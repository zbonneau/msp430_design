==> flow/design.v <==
localparam  FPGA_FREQ   = 12_000_000,
            MCLK_FREQ   =  1_000_000,
            SMCLK_FREQ  =  1_000_000,
            ACLK_FREQ   =     32_768;
localparam  ACLK_DOWNCOUNT = FPGA_FREQ/ACLK_FREQ/2,
            MCLK_DOWNCOUNT = FPGA_FREQ/MCLK_FREQ/2;
parameter   RRC     = 16'h1000, 
            RRCB    = 16'h1040,
            SWPB    = 16'h1080,
            RRA     = 16'h1100,
            RRAB    = 16'h1140,
            SXT     = 16'h1180,
            PUSH    = 16'h1200,
            PUSHB   = 16'h1240,
            CALL    = 16'h1280,
            RETI    = 16'h1300,
            JNE     = 16'h2000,
            JNZ     = 16'h2000,
            JEQ     = 16'h2400,
            JZ      = 16'h2400,
            JNC     = 16'h2800,
            JC      = 16'h2C00,
            JN      = 16'h3000,
            JGE     = 16'h3400,
            JL      = 16'h3800,
            JMP     = 16'h3C00,
            MOV     = 16'h4000,
            MOVB    = 16'h4040,
            ADD     = 16'h5000,
            ADDB    = 16'h5040,
            ADDC    = 16'h6000,
            ADDCB   = 16'h6040,
            SUBC    = 16'h7000,
            SUBCB   = 16'h7040,
            SUB     = 16'h8000,
            SUBB    = 16'h8040,
            CMP     = 16'h9000,
            CMPB    = 16'h9040,
            DADD    = 16'hA000,
            DADDB   = 16'hA040,
            BIT     = 16'hB000,
            BITB    = 16'hB040,
            BIC     = 16'hC000,
            BICB    = 16'hC040,
            BIS     = 16'hD000,
            BISB    = 16'hD040,
            XOR     = 16'hE000,
            XORB    = 16'hE040,
            AND     = 16'hF000,
            ANDB    = 16'hF040;
parameter   MO_NOP              = 2'b00,
            MO_NextInstruction  = 2'b01,
            MO_Offset           = 2'b10,
            MO_SPPreDec         = 2'b11;
parameter PC  = 4'd0,
          SP  = 4'd1,
          SR  = 4'd2,
          CG1 = 4'd2,
          CG2 = 4'd3,
          R0  = 4'd0,
          R1  = 4'd1,
          R2  = 4'd2,
          R3  = 4'd3,
          R4  = 4'd4,
          R5  = 4'd5,
          R6  = 4'd6,
          R7  = 4'd7,
          R8  = 4'd8,
          R9  = 4'd9,
          R10 = 4'd10,
          R11 = 4'd11,
          R12 = 4'd12,
          R13 = 4'd13,
          R14 = 4'd14,
          R15 = 4'd15;
parameter BITC  = 0,
          BITZ  = 1,
          BITN  = 2,
          GIE   = 3,
          BITV  = 8;
parameter REGISTER_MODE = 2'b0,
          INDEXED_MODE  = 2'b1,
          SYMBOLIC_MODE = 2'b1,
          ABSOLUTE_MODE = 2'b1,
          INDIRECT_MODE = 2'b10,
          INDIRECT_AUTOINCREMENT_MODE = 2'b11,
          IMMEDIATE_MODE = 2'b11;
`timescale 100ns/100ns
module OperandFetch(
    input clk, rst,
    input [15:0] Rsrc, Rdst, MDB, 
    input srcM, srcL, dstM, dstL,
    input [1:0] AddrM,
    input AddrL, IdxM,
    output [15:0] OpSrc, OpDst, MAB
 );
    reg [15:0] src, dst, Addr;
    initial begin {src, dst, Addr} = 0; end
    assign OpSrc = srcM ? src : Rsrc;
    assign OpDst = dstM ? dst : Rdst;
    assign MAB   = (AddrM == 0) ? Addr :
                   (AddrM == 1) ? Rsrc - 2 :
                   (AddrM == 2) ? Rsrc : 
                   (AddrM == 3) ? Rdst : 16'hDEAD;
    always @(posedge clk) begin
        if (rst) begin
            {src, dst, Addr} = 0;
        end
        else begin
            if (srcL) begin
                src <= MDB;
            end
            if (dstL) begin
                dst <= dstM ? MDB : Rdst;
            end
            if (AddrL) begin
                Addr = (AddrM == 0 && IdxM == 0) ? MDB + Rsrc :
                       (AddrM == 0 && IdxM == 1) ? MDB + Rdst :
                       (AddrM == 3) ? Rdst :
                       Addr;  
            end
        end
    end
endmodule
### From RTL to reports: OperandFetch

What the tools print for OperandFetch, step after step.
Lines are those of the file above, counted from 1.
Operators: Yosys type, input widths -> output width; for muxes data width and select width s.
Cell names lack the library's common part.
The mark -- stands for no value.

| design | value |
|---|---|
| top | OperandFetch |
| clock | clk |
| library | sky130hd |
| corner | tt_025C_1v80 |

### Elaborated design

Counts by Yosys on the flattened word-level netlist (proc, flatten, opt, wreduce; memories kept). Register bits leave out memories and registers merged into their read ports (data or address). Print and check cells are left out. Cells with the same type and inputs are merged into one.

| word-level totals | value |
|---|---|
| bits in registers | 48 |
| bits in latches | 0 |
| RAM bits | 0 |
| memory bits (read-only) | 0 |
| clocked read ports x word width | 0 |
| memories kept | 0 |
| elaborated cells | 25 |

| cells by class | value |
|---|---|
| $add $sub $neg | 3 |
| $mul | 0 |
| divide/modulo/power cells | 0 |
| $lt $le $gt $ge | 0 |
| equal/unequal tests | 3 |
| shift operators | 0 |
| multiplexer cells | 10 |
| bitwise logic cells | 1 |
| reduce/logical cells | 5 |

Operator list:

| operator | number |
|---|---|
| $mux 16 | 10 |
| $add 16x16->16 | 2 |
| $sub 16x2->16 const B | 1 |
| $eq 2x2->1 const B | 2 |
| $reduce_bool 3->1 | 1 |
| $logic_and 1x1->1 | 2 |
| $eq 2x1->1 const B | 1 |
| $logic_not 2->1 | 1 |
| $reduce_and 2->1 | 1 |
| $not 1->1 | 1 |

### Longest topological paths

Depth = most cells in a row (Yosys ltp): at word level without a register or memory, in the mapped netlist without a sequential cell, where the memories' decode and read muxes count.

| depth | value |
|---|---|
| depth after elaboration | 5 |
| ABC_AREA | 0 |
| gate-level depth with buffers | 9 |
| mapped depth without buffers | 9 |

### Netlist

The flow's flattened synthesis, as Yosys stat reports it; memories are mapped. The netlist is that of the ABC_AREA named above (0 if unset); the other value can give another one.
Totals and module areas in this step are rounded.

| mapped netlist | value |
|---|---|
| standard cells after synthesis | 585 |
| synthesis area | 4614 um^2 |
| sequential part of the area | 960.9 um^2 |
| mapped flip-flops | 48 |
| buffer cells | 37 |

Cell types:

| type | number | area in all (um^2) |
|---|---|---|
| dfxtp_1 | 48 | 960.922 |
| ha_1 | 35 | 437.92 |
| mux2i_1 | 38 | 380.365 |
| mux2_2 | 26 | 292.781 |
| a21oi_1 | 57 | 285.274 |
| a211oi_1 | 30 | 225.216 |
| nand2_1 | 53 | 198.941 |
| nor2_1 | 53 | 198.941 |
| a21o_1 | 20 | 150.144 |
| o21ai_0 | 26 | 130.125 |
| clkbuf_1 | 33 | 123.869 |
| xnor2_1 | 14 | 122.618 |
| xor2_1 | 11 | 96.342 |
| inv_1 | 22 | 82.579 |
| o211ai_1 | 8 | 60.058 |
| a221oi_1 | 6 | 52.55 |
| o31ai_1 | 7 | 52.55 |
| and3_1 | 7 | 43.792 |

Not listed: further types 43, cells in them 91.

### Path before layout

Path of least setup slack by OpenSTA after synthesis, without wires, with an ideal clock, recovery checks aside; 20% of the period is set as input and as output delay. Where synthesis merged equal registers, the netlist keeps one of their names.

| timing path after synthesis | value |
|---|---|
| path type | in2out |
| from | in Rsrc[1] |
| to | out MAB[15] |
| period | 3.75 ns |
| input delay | 0.750 ns |
| output delay | 0.750 ns |
| launch time at the first pin | 0.750 ns |
| arrival | 2.475 ns |
| data required time | 3.000 ns |
| slack | 0.525 ns |
| delay of the path | 1.725 ns |
| driving pins on the path | 9 |
| synthesis period reached | 3.225 ns |

"delay of the path" is the arrival time less input delay plus setup time.
At an output port there is no setup time.
"driving pins on the path" counts driving pins, that of a launching flip-flop among them; a cell with two outputs on the path counts twice.
"synthesis period reached" = period - worst setup slack (recovery checks aside). The figure is calculated, with input and output delays left at 20% of the set period.
Between the ends stands the longest chain of elaborated cells between them, by number of cells; it is not shown to be the way that was timed. Of several equally long chains one is given.
Each line given opens the expression or statement behind the cell; cells for indexed reads and writes are added by Yosys, which also makes memories of some case tables.

| on the way, after synthesis | value |
|---|---|
| path through | inv_1 > ha_1 > or3b_4 > or3_4 > nor3_4 > nand2_1 > xnor2_1 > a221oi_1 > a21oi_1 |
| length of the longest elaborated chain | 3 |

Ends and longest elaborated chain, after synthesis:

| item | RTL line | text |
|---|---|---|
| start, declared | 91 | `input [15:0] Rsrc, Rdst, MDB,` |
| $sub 16x2->16 | 102 | `(AddrM == 1) ? Rsrc - 2 :` |
| $mux 16 | 102 |  |
| $mux 16 | 101 | `assign MAB   = (AddrM == 0) ? Addr :` |
| end, declared | 95 | `output [15:0] OpSrc, OpDst, MAB` |

### Worst path after layout

From the final timing report of entry A: the path of least setup slack in the routed layout; clock arrival at registers is part of the times.

| timing path after layout | value |
|---|---|
| path type | in2out |
| from | in Rsrc[1] |
| to | out MAB[9] |
| period | 3.14 ns |
| input delay | 0.63 ns |
| output delay | 0.63 ns |
| launch time at the first pin | 0.63 ns |
| arrival | 2.74 ns |
| data required time | 2.51 ns |
| slack | -0.22 ns |
| driving pins on the path | 12 |

Between the ends stands the longest chain of elaborated cells between them, by number of cells; it is not shown to be the way that was timed. Of several equally long chains one is given.

| on the way, after layout | value |
|---|---|
| path through | buf_6 > buf_6 > inv_12 > ha_4 > or3b_4 > or3_4 > buf_12 > nor4b_4 > mux2i_1 > nor3_1 > a21oi_1 > buf_2 |
| length of the longest elaborated chain | 3 |

Ends and longest elaborated chain, after layout:

| item | RTL line | text |
|---|---|---|
| start, declared | 91 | `input [15:0] Rsrc, Rdst, MDB,` |
| $sub 16x2->16 | 102 | `(AddrM == 1) ? Rsrc - 2 :` |
| $mux 16 | 102 |  |
| $mux 16 | 101 | `assign MAB   = (AddrM == 0) ? Addr :` |
| end, declared | 95 | `output [15:0] OpSrc, OpDst, MAB` |

--- measured runs ---
2 stored runs of OperandFetch in the flow (synthesis by Yosys, layout by OpenROAD, sky130hd cells), in arbitrary order. Constraints: input delay and output delay 20% of the set period each, output load 0.01 pF.
"period reached" = clock period - worst setup slack. The figure is calculated, with input and output delays left at 20% of the set period.
"critical setup path time" is the time allowed to the run's worst setup path (the clock period less input and output delay, where it has them) less its slack. Clock arrival times count: a late capture clock shortens it, a late launch clock lengthens it.
By "total power of the final layout" is meant OpenSTA's value without simulated activity: inputs other than the clock are taken to toggle once in ten clock periods, and the tool carries that through the logic.
Values from the reports are rounded here.

#### Entry A

| setting | value |
|---|---|
| period_ns | `3.14` |
| CORE_UTILIZATION | `29` |
| SETUP_SLACK_MARGIN | `0.43` |
| PLACE_DENSITY_LB_ADDON | `0.18` |
| CORE_MARGIN | `4` |
| GPL_ROUTABILITY_DRIVEN | `0` |
| CTS_CLUSTER_SIZE | `82` |
| CTS_CLUSTER_DIAMETER | `194` |
| SLEW_MARGIN | `0` |
| MAX_ROUTING_LAYER | `met5` |
| CAP_MARGIN | `20` |

| result | value |
|---|---|
| critical setup path time | 2.11 ns |
| worst path kind | in2out |
| setup TNS | -1.186 ns |
| worst hold slack in the final report | 0.466 ns |
| utilization | 47.9% |
| worst slack on setup checks | -0.224 ns |
| period reached | 3.364 ns |
| std-cell area (final layout) | 7361 um^2 |
| die size | 17990 um^2 |
| total power of the final layout | 0.002401 W |
| chip area in the Yosys report | 4614 um^2 |

#### Entry B

| setting | value |
|---|---|
| period_ns | `3.8` |
| CORE_UTILIZATION | `71` |
| CORE_ASPECT_RATIO | `1.5` |
| TNS_END_PERCENT | `85` |
| ABC_AREA | `1` |
| CTS_CLUSTER_SIZE | `80` |
| SLEW_MARGIN | `0` |
| MIN_ROUTING_LAYER | `met1` |
| CAP_MARGIN | `20` |
| CORE_MARGIN | `2` |

Not finished: placement ended with error GPL-0301.
--- end ---
